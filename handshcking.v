==> flow/design.v <==
`timescale 1ns/1ns
module data_driver(
	input clk_a,
	input rst_n,
	input data_ack,
	output reg [3:0]data,
	output reg data_req
	);
	reg data_ack_reg_1;
	reg data_ack_reg_2;
	reg [9:0] cnt;
	always @ (posedge clk_a or negedge rst_n)
		if (!rst_n) 
		begin
			data_ack_reg_1 <= 0;
			data_ack_reg_2 <= 0;
		end
		else
		begin
			data_ack_reg_1 <= data_ack;
			data_ack_reg_2 <= data_ack_reg_1;
		end
	always @ (posedge clk_a or negedge rst_n)
		if (!rst_n) 
		begin
			data <= 0;
		end
		else if(data_ack_reg_1 && !data_ack_reg_2)
		begin	
			data <= data+1;
		end
		else begin
			data <= data;
		end
	always @ (posedge clk_a or negedge rst_n)
		if (!rst_n) 
			cnt <= 0;
		else if (data_ack_reg_1 && !data_ack_reg_2)	
			cnt <= 0;
		else if (data_req)
			cnt <= cnt;
		else 
			cnt <= cnt+1;
	always @ (posedge clk_a or negedge rst_n)
		if (!rst_n) 
			data_req <= 0;
		else if (cnt == 3'd4)	
			data_req <= 1'b1;
		else if (data_ack_reg_1 && !data_ack_reg_2)
			data_req <= 1'b0;
		else 
			data_req <= data_req;
endmodule
module data_receiver(
	input clk_b,
	input rst_n,
	output reg data_ack,
	input [3:0]data,
	input data_req
	);
	reg [3:0]data_in_reg;
	reg data_req_reg_1;
	reg data_req_reg_2;
	always @ (posedge clk_b or negedge rst_n)
		if (!rst_n) 
		begin
			data_req_reg_1 <= 0;
			data_req_reg_2 <= 0;
		end
		else
		begin
			data_req_reg_1 <= data_req;
			data_req_reg_2 <= data_req_reg_1;
		end
	always @ (posedge clk_b or negedge rst_n)
		if (!rst_n)
			data_ack <= 0;
		else if (data_req_reg_1)
			data_ack <= 1;
		else  data_ack <=0 ;
	always @ (posedge clk_b or negedge rst_n)
		if (!rst_n)
			data_in_reg <= 0;
		else if (data_req_reg_1 && !data_req_reg_2)
			data_in_reg <= data;
		else  data_in_reg <= data_in_reg ;	
endmodule			
== Step by step through the tools: data_driver ==
Tool output for the design above, in the order of the flow.
Lines are those of the file above, counted from 1.
Operators carry their Yosys type and port widths (W data, S select, Z words).
Not given: --
Set-up
  top module: data_driver
  clock: clk_a
  cell library: sky130hd
  corner: tt_025C_1v80

== Elaborated design ==
Source: Yosys, flattened and elaborated, memories not mapped. Widths are those after wreduce. Registers that Yosys merges into a memory's read port (data or address) are not register bits. Print and check cells do not count. Equal cells are merged and count once.
Cells by class
  $add $sub $neg: 2
  equal/unequal tests: 2
  multiplexer cells: 4
  reduce/logical cells: 3
Operators by type and width (count)
  $mux W10: 2
  $add A10 B1 Y10 const B: 1
  $eq A10 B3 Y1 const B: 1
  $add A4 B1 Y4 const B: 1
  $ne A2 B1 Y1 const B: 1
  $reduce_bool A2 Y1: 1
  $mux W1: 2
  $logic_and A1 B1 Y1: 1
  $logic_not A1 Y1: 1
Word-level totals
  register bits after elaboration: 17
  bits of input ports: 3
  output and inout bits: 5
  cells after elaboration: 16

== Longest topological paths ==
Depth = most cells in a row (Yosys ltp): at word level without a register or memory, in the mapped netlist without a sequential cell, where the memories' decode and read muxes count.
Logic depth
  depth in word-level cells: 4
  ABC_AREA: 0
  gate-level depth with buffers: 5
  mapped depth without buffers: 5

== Netlist ==
Yosys stat after the flow's synthesis: flattened, memories mapped to cells. It holds for the ABC_AREA given above (unset counts as 0); a run with the other value may have another netlist.
The area totals of this step are shown rounded.
Cells by type
  sky130_fd_sc_hd__dfrtp_1: count 17, area in all 425.408 um^2
  sky130_fd_sc_hd__ha_1: count 3, area in all 37.536 um^2
  sky130_fd_sc_hd__xnor2_1: count 4, area in all 35.034 um^2
  sky130_fd_sc_hd__nand2_1: count 9, area in all 33.782 um^2
  sky130_fd_sc_hd__xor2_1: count 3, area in all 26.275 um^2
  sky130_fd_sc_hd__nand4b_4: count 1, area in all 23.773 um^2
  sky130_fd_sc_hd__a21oi_1: count 4, area in all 20.019 um^2
  sky130_fd_sc_hd__mux2i_1: count 2, area in all 20.019 um^2
  sky130_fd_sc_hd__nor2_1: count 5, area in all 18.768 um^2
  sky130_fd_sc_hd__nand3b_1: count 2, area in all 15.014 um^2
  sky130_fd_sc_hd__o31ai_1: count 2, area in all 15.014 um^2
  sky130_fd_sc_hd__or4_1: count 2, area in all 15.014 um^2
  sky130_fd_sc_hd__nand2b_1: count 2, area in all 12.512 um^2
  sky130_fd_sc_hd__nor2b_1: count 2, area in all 12.512 um^2
  sky130_fd_sc_hd__inv_1: count 3, area in all 11.261 um^2
  sky130_fd_sc_hd__o21ai_0: count 2, area in all 10.01 um^2
  sky130_fd_sc_hd__nand4b_1: count 1, area in all 8.758 um^2
  sky130_fd_sc_hd__nor4b_1: count 1, area in all 8.758 um^2
Not listed: further types 7, cells in them 7.
Mapped netlist
  mapped cells: 72
  synthesis area: 793.3 um^2
  area of sequential cells: 425.4 um^2
  flip-flop cells: 17
  buffer cells: 1

== Worst setup path after synthesis ==
Path of least setup slack by OpenSTA after synthesis, without wires, with an ideal clock, recovery checks aside; 20% of the period is set as input and as output delay. Where synthesis merged equal registers, the netlist keeps one of their names.
Timing post-synthesis
  path type: register to register
  start point: register data_req
  end point: register cnt[7]
  clock period: 1.79 ns
  launch time at the first pin: 0.000 ns
  arrival: 1.286 ns
  path slack: 0.426 ns
  delay of the path: 1.364 ns
  driving pins on the path: 4
  path buffers: 0
  synthesis period reached: 1.364 ns
"delay of the path" is the arrival time less input delay plus setup time.
"driving pins on the path": output pins that drive a net of the path, with the launching flip-flop's if there is one; two outputs of one cell count as two.
"synthesis period reached" is the clock period less the worst setup slack; recovery checks do not enter. This is arithmetic on one report: input and output delays are still those of the set period (20% each).
The rows between start and end are the longest chain of elaborated cells between them; the timing report does not say that the signal goes this way. Where chains are equally long, one stands for them.
A line is the first line of the expression or statement that the cell stems from. Yosys adds cells for indexed reads and writes and turns some case tables into memories.
At most two assigning lines are given for a register; there are more.
Between the ends, post-synthesis
  cell sequence: sky130_fd_sc_hd__dfrtp_1 sky130_fd_sc_hd__nand4b_4 sky130_fd_sc_hd__or4_1 sky130_fd_sc_hd__a21oi_1
  cells in the longest elaborated chain: 2
  elaborated cells between the ends (all ways): 3
  source lines of those cells: 2
  classes of those cells: 1 x eq/ne; 2 x mux
RTL lines, path post-synthesis
  from (decl): line 7  | output reg data_req
  from (assign): line 46  | data_req <= 0;
  from (assign): line 52  | data_req <= data_req;
  $mux W10: line 40  | else if (data_req)
  $mux W10: line 38  | else if (data_ack_reg_1 && !data_ack_reg_2)
  to (assign): line 41  | cnt <= cnt;
  to (assign): line 43  | cnt <= cnt+1;
  to (decl): line 11  | reg [9:0] cnt;

== Path in the finished layout ==
Path of least setup slack in the final report of run 2 (OpenROAD, finished layout, wires in). Where an end is a register, its clock arrival counts in the times.
Timing post-layout
  path type: register to register
  start point: register cnt[1]
  end point: register cnt[8]
  clock period: 1.06 ns
  launch time at the first pin: 0.25 ns
  arrival: 1.53 ns
  path slack: -0.29 ns
  driving pins on the path: 5
  path buffers: 0
The rows between start and end are the longest chain of elaborated cells between them; the timing report does not say that the signal goes this way. Where chains are equally long, one stands for them.
At most two assigning lines are given for a register; there are more.
Between the ends, post-layout
  cell sequence: sky130_fd_sc_hd__dfrtp_1 sky130_fd_sc_hd__ha_2 sky130_fd_sc_hd__nand3b_1 sky130_fd_sc_hd__or4_4 sky130_fd_sc_hd__a21oi_2
  cells in the longest elaborated chain: 3
  elaborated cells between the ends (all ways): 3
  source lines of those cells: 3
  classes of those cells: 1 x add/sub; 2 x mux
RTL lines, path post-layout
  from (decl): line 11  | reg [9:0] cnt;
  from (assign): line 41  | cnt <= cnt;
  from (assign): line 43  | cnt <= cnt+1;
  $add A10 B1 Y10: line 43
  $mux W10: line 40  | else if (data_req)
  $mux W10: line 38  | else if (data_ack_reg_1 && !data_ack_reg_2)
  to (assign): line 41
  to (assign): line 43
  to (decl): line 11

==> results <==
Top module data_driver; platform sky130hd; tools Yosys and OpenROAD; 2 stored runs in no particular order. Input and output delays are each 20% of the period that was set; the output load is 0.01 pF.
"clock period achieved" = clock period - worst setup slack. The figure is calculated, with input and output delays left at 20% of the set period.
"total design power" rests on the timing tool's default activity at the inputs, not on a simulated workload.
Values from the reports are rounded here.

==> run 1: settings <==
{ "period_ns": 1.42, "CORE_UTILIZATION": 69, "SETUP_SLACK_MARGIN": -0.09, "PLACE_DENSITY_LB_ADDON": 0.09, "HOLD_SLACK_MARGIN": -0.08, "CELL_PAD_IN_SITES_DETAIL_PLACEMENT": 1, "TNS_END_PERCENT": 15, "GPL_TIMING_DRIVEN": 0, "CAP_MARGIN": 20, "CORE_MARGIN": 2, "SLEW_MARGIN": 20 }
==> run 1: results <==
no results, placement failed with DPL-0033

==> run 2: settings <==
{ "period_ns": 1.06, "CORE_UTILIZATION": 17, "SETUP_SLACK_MARGIN": -0.06, "CELL_PAD_IN_SITES_GLOBAL_PLACEMENT": 2, "CELL_PAD_IN_SITES_DETAIL_PLACEMENT": 0, "GPL_ROUTABILITY_DRIVEN": 1, "CTS_CLUSTER_DIAMETER": 188, "CAP_MARGIN": 20, "CORE_MARGIN": 2, "SLEW_MARGIN": 20 }
==> run 2: results <==
die area: 5,229 um^2
total design power: 0.002594 W
total negative slack on setup checks: -1.750 ns
post-synthesis cell area: 793.3 um^2
clock period achieved: 1.346 ns
worst slack on setup checks: -0.286 ns
area of the standard cells in the finished layout: 1,305 um^2
